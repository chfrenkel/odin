==> flow/design.v <==
module spi_slave #(
    parameter N = 256,
    parameter M = 8
)(
    input  wire                 RST_async,
    input  wire                 SCK,
    output wire                 MISO,
    input  wire                 MOSI,
    output reg                  CTRL_READBACK_EVENT,
    output reg                  CTRL_PROG_EVENT,
    output reg  [      2*M-1:0] CTRL_SPI_ADDR,
    output reg  [          1:0] CTRL_OP_CODE,
    output reg  [      2*M-1:0] CTRL_PROG_DATA,
    input  wire [         31:0] SYNARRAY_RDATA,
    input  wire [        127:0] NEUR_STATE,
    output reg                  SPI_GATE_ACTIVITY,
    output reg                  SPI_OPEN_LOOP,
    output reg  [        N-1:0] SPI_SYN_SIGN,
    output reg  [         19:0] SPI_BURST_TIMEREF,
    output reg                  SPI_OUT_AER_MONITOR_EN,
    output reg                  SPI_AER_SRC_CTRL_nNEUR,
    output reg  [        M-1:0] SPI_MONITOR_NEUR_ADDR,
    output reg  [        M-1:0] SPI_MONITOR_SYN_ADDR,
    output reg                  SPI_UPDATE_UNMAPPED_SYN,
	output reg                  SPI_PROPAGATE_UNMAPPED_SYN,
	output reg                  SPI_SDSP_ON_SYN_STIM
); 
	reg  [5:0]     spi_cnt;
    wire [   31:0] readback_weight;
    wire [  127:0] readback_neuron;
	reg  [19:0]    spi_shift_reg_out, spi_shift_reg_in;
    reg  [19:0]    spi_data, spi_addr;
    genvar i;
	always @(negedge SCK, posedge RST_async)
		if      (RST_async)        spi_cnt <= 6'd0;
        else if (spi_cnt == 6'd39) spi_cnt <= 6'd0;
		else                       spi_cnt <= spi_cnt + 6'd1;
    always @(negedge SCK, posedge RST_async)
		if      (RST_async)        spi_addr <= 20'd0;
		else if (spi_cnt == 6'd19) spi_addr <= spi_shift_reg_in[19:0];
        else                       spi_addr <= spi_addr;
    always @(posedge SCK)
        spi_shift_reg_in <= {spi_shift_reg_in[18:0], MOSI};
	always @(negedge SCK, posedge RST_async)
        if (RST_async) begin
            spi_shift_reg_out   <= 20'b0;
            CTRL_READBACK_EVENT <= 1'b0;
            CTRL_PROG_EVENT     <= 1'b0;
            CTRL_SPI_ADDR       <= {(2*M){1'b0}};
            CTRL_OP_CODE        <= 2'b0;
            CTRL_PROG_DATA      <= {(2*M){1'b0}};
		end else if (spi_shift_reg_in[19] && (spi_cnt == 6'd19)) begin
            spi_shift_reg_out   <= {spi_shift_reg_out[18:0], 1'b0};
            CTRL_READBACK_EVENT <= (spi_shift_reg_in[2*M+1:2*M] != 2'b0);
            CTRL_PROG_EVENT     <= 1'b0;
            CTRL_SPI_ADDR       <= spi_shift_reg_in[2*M-1:  0];
            CTRL_OP_CODE        <= spi_shift_reg_in[2*M+1:2*M];
            CTRL_PROG_DATA      <= {(2*M){1'b0}};
		end else if (spi_shift_reg_in[18] && (spi_cnt == 6'd19)) begin
            spi_shift_reg_out   <= 20'b0;
            CTRL_READBACK_EVENT <= 1'b0;
            CTRL_PROG_EVENT     <= 1'b0;
            CTRL_SPI_ADDR       <= spi_shift_reg_in[2*M-1:  0];
            CTRL_OP_CODE        <= spi_shift_reg_in[2*M+1:2*M];
            CTRL_PROG_DATA      <= {(2*M){1'b0}};
		end else if (spi_addr[19] && (spi_cnt == 6'd31)) begin
            spi_shift_reg_out   <= (CTRL_OP_CODE == 2'b10) ? {readback_weight[7:0],12'b0} : ((CTRL_OP_CODE == 2'b01) ? {readback_neuron[7:0],12'b0} : {spi_shift_reg_out[18:0], 1'b0}); 
            CTRL_READBACK_EVENT <= 1'b0;
            CTRL_PROG_EVENT     <= 1'b0;
            CTRL_SPI_ADDR       <= CTRL_SPI_ADDR;
            CTRL_OP_CODE        <= CTRL_OP_CODE;
            CTRL_PROG_DATA      <= {(2*M){1'b0}};
		end else if (spi_addr[18] && (spi_cnt == 6'd39)) begin
            spi_shift_reg_out   <= {spi_shift_reg_out[18:0], 1'b0};
            CTRL_READBACK_EVENT <= 1'b0;
            CTRL_PROG_EVENT     <= (CTRL_OP_CODE != 2'b0);
            CTRL_SPI_ADDR       <= CTRL_SPI_ADDR;
            CTRL_OP_CODE        <= CTRL_OP_CODE;
            CTRL_PROG_DATA      <= spi_shift_reg_in[2*M-1:0];
		end else begin
            spi_shift_reg_out   <= {spi_shift_reg_out[18:0], 1'b0};
            CTRL_READBACK_EVENT <= CTRL_READBACK_EVENT;
            CTRL_PROG_EVENT     <= 1'b0;
            CTRL_SPI_ADDR       <= CTRL_SPI_ADDR;
            CTRL_OP_CODE        <= CTRL_OP_CODE;
            CTRL_PROG_DATA      <= CTRL_PROG_DATA;
        end
    assign readback_weight = SYNARRAY_RDATA >> (({3'b0,CTRL_SPI_ADDR[2*M-2:2*M-3]} << 3));
    assign readback_neuron =     NEUR_STATE >> (({3'b0,CTRL_SPI_ADDR[2*M-1:  M  ]} << 3));
	assign MISO = spi_shift_reg_out[19];
    always @(posedge SCK)
        if   (!spi_addr[17] && !spi_addr[16] && (spi_addr[15:0] == 16'd0) && (spi_cnt == 6'd39))    SPI_GATE_ACTIVITY <= MOSI;
        else                                                                                        SPI_GATE_ACTIVITY <= SPI_GATE_ACTIVITY;
    always @(posedge SCK)
        if   (!spi_addr[17] && !spi_addr[16] && (spi_addr[15:0] == 16'd1) && (spi_cnt == 6'd39))   SPI_OPEN_LOOP <= MOSI;
        else                                                                                       SPI_OPEN_LOOP <= SPI_OPEN_LOOP;
    generate
        for (i=0; i<(N>>4); i=i+1) begin
            always @(posedge SCK)
                if   (!spi_addr[17] && !spi_addr[16] && (spi_addr[15:0] == (16'd2+i)) && (spi_cnt == 6'd39)) SPI_SYN_SIGN[16*i+15:16*i] <= {spi_shift_reg_in[14:0], MOSI};
                else                                                                                         SPI_SYN_SIGN[16*i+15:16*i] <= SPI_SYN_SIGN[16*i+15:16*i];
        end
    endgenerate
    always @(posedge SCK)
        if   (!spi_addr[17] && !spi_addr[16] && (spi_addr[15:0] == 16'd18) && (spi_cnt == 6'd39))  SPI_BURST_TIMEREF <= {spi_shift_reg_in[18:0], MOSI};
        else                                                                                       SPI_BURST_TIMEREF <= SPI_BURST_TIMEREF;
    always @(posedge SCK)
        if   (!spi_addr[17] && !spi_addr[16] && (spi_addr[15:0] == 16'd19) && (spi_cnt == 6'd39))  SPI_AER_SRC_CTRL_nNEUR <= MOSI;
        else                                                                                       SPI_AER_SRC_CTRL_nNEUR <= SPI_AER_SRC_CTRL_nNEUR;
    always @(posedge SCK)
        if   (!spi_addr[17] && !spi_addr[16] && (spi_addr[15:0] == 16'd20) && (spi_cnt == 6'd39))  SPI_OUT_AER_MONITOR_EN <= MOSI;
        else                                                                                       SPI_OUT_AER_MONITOR_EN <= SPI_OUT_AER_MONITOR_EN;
    always @(posedge SCK)
        if   (!spi_addr[17] && !spi_addr[16] && (spi_addr[15:0] == 16'd21) && (spi_cnt == 6'd39))  SPI_MONITOR_NEUR_ADDR <= {spi_shift_reg_in[M-2:0], MOSI};
        else                                                                                       SPI_MONITOR_NEUR_ADDR <= SPI_MONITOR_NEUR_ADDR;
    always @(posedge SCK)
        if   (!spi_addr[17] && !spi_addr[16] && (spi_addr[15:0] == 16'd22) && (spi_cnt == 6'd39))  SPI_MONITOR_SYN_ADDR <= {spi_shift_reg_in[M-2:0], MOSI};
        else                                                                                       SPI_MONITOR_SYN_ADDR <= SPI_MONITOR_SYN_ADDR;
    always @(posedge SCK)
        if   (!spi_addr[17] && !spi_addr[16] && (spi_addr[15:0] == 16'd23) && (spi_cnt == 6'd39))  SPI_UPDATE_UNMAPPED_SYN <= MOSI;
        else                                                                                       SPI_UPDATE_UNMAPPED_SYN <= SPI_UPDATE_UNMAPPED_SYN;
    always @(posedge SCK)
        if   (!spi_addr[17] && !spi_addr[16] && (spi_addr[15:0] == 16'd24) && (spi_cnt == 6'd39))  SPI_PROPAGATE_UNMAPPED_SYN <= MOSI;
        else                                                                                       SPI_PROPAGATE_UNMAPPED_SYN <= SPI_PROPAGATE_UNMAPPED_SYN;
    always @(posedge SCK)
        if   (!spi_addr[17] && !spi_addr[16] && (spi_addr[15:0] == 16'd25) && (spi_cnt == 6'd39))  SPI_SDSP_ON_SYN_STIM <= MOSI;
        else                                                                                       SPI_SDSP_ON_SYN_STIM <= SPI_SDSP_ON_SYN_STIM; 
endmodule
== From RTL to reports: spi_slave ==
The steps from the RTL of spi_slave to its reports follow in flow order.
Lines are those of the file above, counted from 1.
Operators: Yosys type, input widths -> output width; for muxes data width and select width s.
Library cell names are shortened.
The mark - stands for no value.
Design
  top module: spi_slave
  clock input: SCK
  cell library: sky130hd
  library corner: tt_025C_1v80

== After elaboration ==
Source: Yosys, flattened and elaborated, memories not mapped. Widths are those after wreduce. Registers that Yosys merges into a memory's read port (data or address) are not register bits. Print and check cells do not count. Equal cells are merged and count once.
Word-level totals
  register bits after elaboration: 401
  input port bits: 163
  output and inout port bits: 336
  elaborated cells: 154
Cells by class
  $add $sub $neg: 1
  equal/unequal tests: 30
  shift operators: 2
  muxes and demuxes: 22
  reductions and logical operators: 64
Operators by type and width (count)
  $eq 16x5->1 const B: 10
  $shr 128x11->8: 1
  $eq 16x4->1 const B: 8
  $mux 20: 5
  $mux 16: 6
  $eq 16x3->1 const B: 4
  $logic_and 1x1->1: 57
  $eq 16x2->1 const B: 2
  $shr 32x5->8: 1
  $eq 16x1->1 const B: 1
  $logic_not 16->1: 1
  $eq 6x5->1 const B: 2
  $mux 1: 8
  $reduce_bool 2->1: 3
  $add 6x1->6 const B: 1
  $eq 6x6->1 const B: 1
  $mux 6: 1
  $reduce_bool 4->1: 1
  $mux 2: 2
  $logic_not 1->1: 2
  $eq 2x1->1 const B: 1
  $eq 2x2->1 const B: 1

== Depth ==
Longest topological path by Yosys (ltp), each cell counted once; first at word level (registers and memories cut), then after technology mapping (sequential cells cut; the memories' decode and read muxes count).
Logic depth
  word-level depth: 6
  ABC_AREA: 0
  mapped depth: 8
  gate-level depth less buffers: 6

== Netlist ==
Source: synth_stat.txt of the flow (Yosys; design flattened, memories mapped). It holds for the ABC_AREA given above (unset counts as 0); a run with the other value may have another netlist.
Cells by type
  edfxtp_1: count 299, total area 8.98E+03 µm²
  dfrtn_1: count 70, total area 1751.68 µm²
  mux2_2: count 43, total area 484.214 µm²
  dfxtp_1: count 20, total area 400.384 µm²
  nand2_1: count 78, total area 292.781 µm²
  mux2i_1: count 27, total area 270.259 µm²
  mux4_2: count 12, total area 270.259 µm²
  mux4_1: count 10, total area 262.752 µm²
  a22o_1: count 16, total area 140.134 µm²
  nor2_1: count 33, total area 123.869 µm²
  a221oi_1: count 11, total area 96.342 µm²
  a211oi_2: count 7, total area 87.584 µm²
  a21oi_1: count 15, total area 75.072 µm²
  buf_6: count 6, total area 67.565 µm²
  a22oi_1: count 7, total area 52.55 µm²
  buf_2: count 8, total area 40.038 µm²
  nand2b_1: count 6, total area 37.536 µm²
  nor2b_1: count 6, total area 37.536 µm²
Other cell types: 39; their cells: 79.
Mapped netlist
  standard cells after synthesis: 753
  cell area after synthesis: 0.0140385 mm²
  sequential part of the area: 0.0111307 mm²
  flip-flops: 389
  buffer cells: 28

Wiki page: spi_slave / flow data

2 stored runs of spi_slave in the flow (synthesis by Yosys, layout by OpenROAD, sky130hd cells), in arbitrary order. Constraints: input delay and output delay 20% of the set period each, output load 0.01 pF.
"power": no workload was simulated; the value follows from the tool's default switching activity.

Run 1
==> flow/run.sh <==
#!/bin/bash
# the make line also repeats the synthesis and layout settings of config.mk as NAME=value (left out here)
make -C /OpenROAD-flow-scripts/flow DESIGN_CONFIG=/design/flow/config.mk WORK_HOME=/design/flow/orfs CLKGATE_MAP_FILE= finish
==> flow/config.mk <==
export PLATFORM = sky130hd
export DESIGN_NAME = spi_slave
export DESIGN_NICKNAME = spi_slave
export VERILOG_FILES = /design/flow/design.v
export SDC_FILE = /design/flow/constraint.sdc
export NUM_CORES = 4
export LEC_CHECK = 0
export ABC_AREA = 0
export CAP_MARGIN = 20
export CELL_PAD_IN_SITES_DETAIL_PLACEMENT = 2
export CELL_PAD_IN_SITES_GLOBAL_PLACEMENT = 0
export CORE_ASPECT_RATIO = 1.05
export CORE_MARGIN = 8
export CORE_UTILIZATION = 50
export CTS_CLUSTER_SIZE = 48
export HOLD_SLACK_MARGIN = 0.1
export MAX_ROUTING_LAYER = met4
export PLACE_DENSITY = 0.84
export SETUP_SLACK_MARGIN = 1.08
export SLEW_MARGIN = 35
export TNS_END_PERCENT = 25
==> flow/constraint.sdc <==
create_clock -name core_clock -period 6.26 [get_ports {SCK}]
set_input_delay 1.2520 -clock core_clock [delete_from_list [all_inputs] [get_ports {SCK}]]
set_output_delay 1.2520 -clock core_clock [all_outputs]
set_load 0.01 [all_outputs]

==> results of run 1 <==
did not finish, placement stopped with DPL-0033

Run 2
==> flow/run.sh <==
#!/bin/bash
# the make line also repeats the synthesis and layout settings of config.mk as NAME=value (left out here)
make -C /OpenROAD-flow-scripts/flow DESIGN_CONFIG=/design/flow/config.mk WORK_HOME=/design/flow/orfs CLKGATE_MAP_FILE= finish
==> flow/config.mk <==
export PLATFORM = sky130hd
export DESIGN_NAME = spi_slave
export DESIGN_NICKNAME = spi_slave
export VERILOG_FILES = /design/flow/design.v
export SDC_FILE = /design/flow/constraint.sdc
export NUM_CORES = 4
export LEC_CHECK = 0
export CAP_MARGIN = 20
export CORE_MARGIN = 2
export CORE_UTILIZATION = 40
export SLEW_MARGIN = 20
==> flow/constraint.sdc <==
create_clock -name core_clock -period 4.24 [get_ports {SCK}]
set_input_delay 0.8480 -clock core_clock [delete_from_list [all_inputs] [get_ports {SCK}]]
set_output_delay 0.8480 -clock core_clock [all_outputs]
set_load 0.01 [all_outputs]

==> results of run 2 <==
chip area after synthesis (Yosys): 0.0140385 mm²
die area: 0.036611 mm²
standard-cell area of the final layout: 0.0220349 mm²
utilization: 0.638
worst setup slack after layout: -0.084 ns
total negative slack: -9.070 ns
worst hold slack: 0.412 ns
power: 8.292 mW
